==> flow/design.v <==
module sFIFO
(
    output reg[8 -1 : 0] Data_out,
    output fifoisfull, fifoisempty,
    input wire[8 -1 :0] Data_in,
    input i_wreq, i_rreq,
    input clk, reset_n
)
;
reg [3 -1 :0] read_ptr , write_ptr;  
reg [3 : 0] ptr_diff;  
reg [3 -1 :0] mem [8];  
assign fifoisempty = (ptr_diff == 0)      ? 1'b1 : 1'b0;
assign fifoisfull  = (ptr_diff == 8) ? 1'b1 : 1'b0;
always@(posedge clk , negedge reset_n) begin
    if (!reset_n)
    begin
    Data_out <=0;
    read_ptr <=0;
    write_ptr <=0;
    ptr_diff <=0;
    end
    else begin
    if (i_rreq && !fifoisempty) begin
        Data_out <= mem[read_ptr];
        read_ptr <= read_ptr +1;
        ptr_diff <= ptr_diff -1;
    end
    if (i_wreq && !fifoisfull)begin
    mem[write_ptr]<=Data_in;
   write_ptr<=write_ptr +1;
   ptr_diff <= ptr_diff +1;
    end
end
end
endmodule
======== Tool chain data of sFIFO ========
The steps from the RTL of sFIFO to its reports follow in flow order.
Line numbers count from 1 in the design file above.
Operators carry their Yosys type and port widths (W data, S select, Z words).
Cell names lack the library's common part.
A cell with - has no value.
inputs
  design top .............................. sFIFO
  clock ................................... clk
  cell library ............................ sky130hd
  corner .................................. tt_025C_1v80

======== After elaboration ========
Source: Yosys, flattened and elaborated. Widths are those after wreduce. Registers that Yosys merges into a memory's read port (data or address) are not register bits. Print and check cells do not count. Equal cells are merged and count once.
bit counts
  register bits ........................... 37
  input bits .............................. 12
  output and inout bits ................... 10
  word-level cells ........................ 52
cells by class
  $add $sub $neg .......................... 4
  equal/unequal tests ..................... 15
  muxes and demuxes ....................... 5
  reductions and logical operators ........ 16
operators by type and width
  kind                   count
  $eq A3 B3 Y1 const B   8
  $reduce_and A3 Y1      8
  $pmux W3 S8            1
  $eq A3 B2 Y1 const B   4
  $mux W4                2
  $add A3 B1 Y3 const B  2
  $eq A3 B1 Y1 const B   2
  $logic_not A3 Y1       2
  $add A4 B1 Y4 const B  1
  $sub A4 B1 Y4 const B  1
  $eq A4 B4 Y1 const B   1
  $logic_not A4 Y1       1
  $logic_and A1 B1 Y1    2
  $logic_not A1 Y1       2
  $reduce_bool A2 Y1     1
  $mux W1                2

======== Logic depth ========
Yosys ltp: most cells in a row. Word level: on the elaborated netlist, between registers, memories and ports. Mapped: between sequential cells and ports; inverters and the memories' decode and read muxes count.
logic depth
  depth after elaboration ................. 6
  ABC_AREA ................................ 1
  mapped depth ............................ 12
  gate-level depth less buffers ........... 12

======== Synthesis result ========
Yosys stat after the flow's synthesis: flattened, memories mapped to cells. It holds for the ABC_AREA given above (unset counts as 0); a run with the other value may have another netlist.
mapped netlist
  cell count .............................. 176
  cell area after synthesis ............... 0.001828 sq mm
  area of sequential cells ................ 0.001046 sq mm
  mapped flip-flops ....................... 37
  buffer cells ............................ 7
cells by type
  cell type  count  total area (sq um)
  edfxtp_1   24     720.691
  dfrtp_1    13     325.312
  ha_1       14     175.168
  nand2_1    33     123.869
  nand3_1    24     120.115
  nor2_1     17     63.811
  inv_1      16     60.058
  buf_4      5      37.536
  nor3_1     6      30.029
  xor2_1     3      26.275
  a21oi_1    5      25.024
  fa_1       1      20.019
  nand2_2    3      18.768
  o21ai_0    3      15.014
  buf_6      1      11.261
  nand2_4    1      11.261
  nand3_2    1      10.01
  xnor2_1    1      8.758
Other cell types: 5; their cells: 5.

======== Timing after synthesis ========
Source: OpenSTA report_checks on the synthesized netlist (no wires, ideal clock, input and output delay 20% of the period each), path of least setup slack; recovery checks are left aside. Register names are those of the netlist, which keeps one name where synthesis merged equal registers.
timing after synthesis
  kind .................................... input-to-reg
  start point ............................. input i_wreq
  end point ............................... register ptr_diff[3]
  period .................................. 3.65 ns
  input delay ............................. 0.730 ns
  setup time .............................. 0.116 ns
  time at the first pin ................... 0.730 ns
  arrival time ............................ 1.578 ns
  data required time ...................... 3.534 ns
  setup slack ............................. 1.956 ns
  path delay .............................. 0.964 ns
  driving pins on the path ................ 8
  path buffers ............................ 0
  synthesis period reached ................ 1.694 ns
"path delay" = arrival - input delay + setup time.
"driving pins on the path": output pins that drive a net of the path, with the launching flip-flop's if there is one; two outputs of one cell count as two.
"synthesis period reached" = period - worst setup slack (recovery checks aside). The figure is calculated, with input and output delays left at 20% of the set period.
The rows between start and end are the longest chain of elaborated cells between them; the timing report does not say that the signal goes this way. Where chains are equally long, one stands for them.
A line is the first line of the expression or statement that the cell stems from. Yosys adds cells for indexed reads and writes and turns some case tables into memories.
At most two assigning lines are given for a register; there are more.
on the way, after synthesis
  cells stage by stage .................... nand2_4 ha_1 nand2_1 nand2_1 nor2_1 nand3_2 nand3_1 nand2_1
  length of the longest elaborated chain .. 2
  elaborated cells on any way between the ends .. 3
  source lines of those cells ............. 1
  classes of those cells .................. mux: 1; reduce/logical: 2
RTL lines, path after synthesis
  element              RTL line  text
  start, declared      6         input i_wreq, i_rreq,
  $logic_and A1 B1 Y1  29        if (i_wreq && !fifoisfull)begin
  $mux W4              29
  end, assigned        27        ptr_diff <= ptr_diff -1;
  end, assigned        32        ptr_diff <= ptr_diff +1;
  end, declared        11        reg [3 : 0] ptr_diff;

======== Worst path after layout ========
Path of least setup slack in the final report of flow run A (OpenROAD, finished layout, wires in). Where an end is a register, its clock arrival counts in the times.
timing after layout
  kind .................................... input-to-reg
  start point ............................. input i_wreq
  end point ............................... register ptr_diff[3]
  period .................................. 2.32 ns
  input delay ............................. 0.46 ns
  setup time .............................. 0.07 ns
  time at the first pin ................... 0.46 ns
  arrival time ............................ 2.38 ns
  data required time ...................... 2.54 ns
  setup slack ............................. 0.16 ns
  driving pins on the path ................ 10
  path buffers ............................ 1
The rows between start and end are the longest chain of elaborated cells between them; the timing report does not say that the signal goes this way. Where chains are equally long, one stands for them.
At most two assigning lines are given for a register; there are more.
on the way, after layout
  cells stage by stage .................... clkdlybuf4s50_1 nand2_4 ha_1 nand3_1 inv_1 nor2_1 nand3_2 nand2_1 nand2_1 nand2_1
  length of the longest elaborated chain .. 2
  elaborated cells on any way between the ends .. 3
  source lines of those cells ............. 1
  classes of those cells .................. mux: 1; reduce/logical: 2
RTL lines, path after layout
  element              RTL line  text
  start, declared      6         input i_wreq, i_rreq,
  $logic_and A1 B1 Y1  29        if (i_wreq && !fifoisfull)begin
  $mux W4              29
  end, assigned        27        ptr_diff <= ptr_diff -1;
  end, assigned        32        ptr_diff <= ptr_diff +1;
  end, declared        11        reg [3 : 0] ptr_diff;

Data sheet: physical implementation of sFIFO

sFIFO through Yosys and OpenROAD on sky130hd: 2 stored runs, unordered, with their settings and measured results. The constraints put input and output delay at 20% of the set period each and load the outputs with 0.01 pF.
"clock period achieved" is the run's clock period less its worst setup slack. It is reckoned from that one timing run; input and output delays stay at 20% of the period that was set.
"allowed time less slack (worst setup path)": the worst setup path's part of the clock period (all of it between registers, 20% less for each end at a port) less its slack. A launch clock that arrives late makes it longer, a capture clock that arrives late makes it shorter.

---- flow run A ----
settings
  period_ns = 2.32
  CORE_UTILIZATION = 47
  SETUP_SLACK_MARGIN = 0.22
  PLACE_DENSITY_LB_ADDON = 0.06
  HOLD_SLACK_MARGIN = -0.07
  CORE_ASPECT_RATIO = 0.94
  CELL_PAD_IN_SITES_DETAIL_PLACEMENT = 2
  ABC_AREA = 1
  GPL_TIMING_DRIVEN = 1
  MIN_ROUTING_LAYER = met1
  MAX_ROUTING_LAYER = met5
  CAP_MARGIN = 20
  CORE_MARGIN = 2
  SLEW_MARGIN = 20
results
  utilization after layout ................ 0.584
  allowed time less slack (worst setup path) .. 1.70 ns
  critical path type ...................... input-to-reg
  clock period achieved ................... 2.160 ns
  setup TNS ............................... 0.000 ns
  area of the die ......................... 0.0044046 sq mm
  area of the synthesized netlist ......... 0.001828 sq mm
  worst setup slack after layout .......... 0.160 ns

---- flow run B ----
settings
  period_ns = 3.06
  CORE_UTILIZATION = 49
  PLACE_DENSITY_LB_ADDON = 0.11
  HOLD_SLACK_MARGIN = 0.23
  CELL_PAD_IN_SITES_GLOBAL_PLACEMENT = 2
  CELL_PAD_IN_SITES_DETAIL_PLACEMENT = 2
  TNS_END_PERCENT = 100
  MIN_ROUTING_LAYER = met2
  CAP_MARGIN = 20
  CORE_MARGIN = 2
  SLEW_MARGIN = 20
results
  utilization after layout ................ 0.582
  allowed time less slack (worst setup path) .. 1.93 ns
  critical path type ...................... reg-to-output
  clock period achieved ................... 2.543 ns
  setup TNS ............................... 0.000 ns
  area of the die ......................... 0.0041261 sq mm
  area of the synthesized netlist ......... 0.001778 sq mm
  worst setup slack after layout .......... 0.517 ns
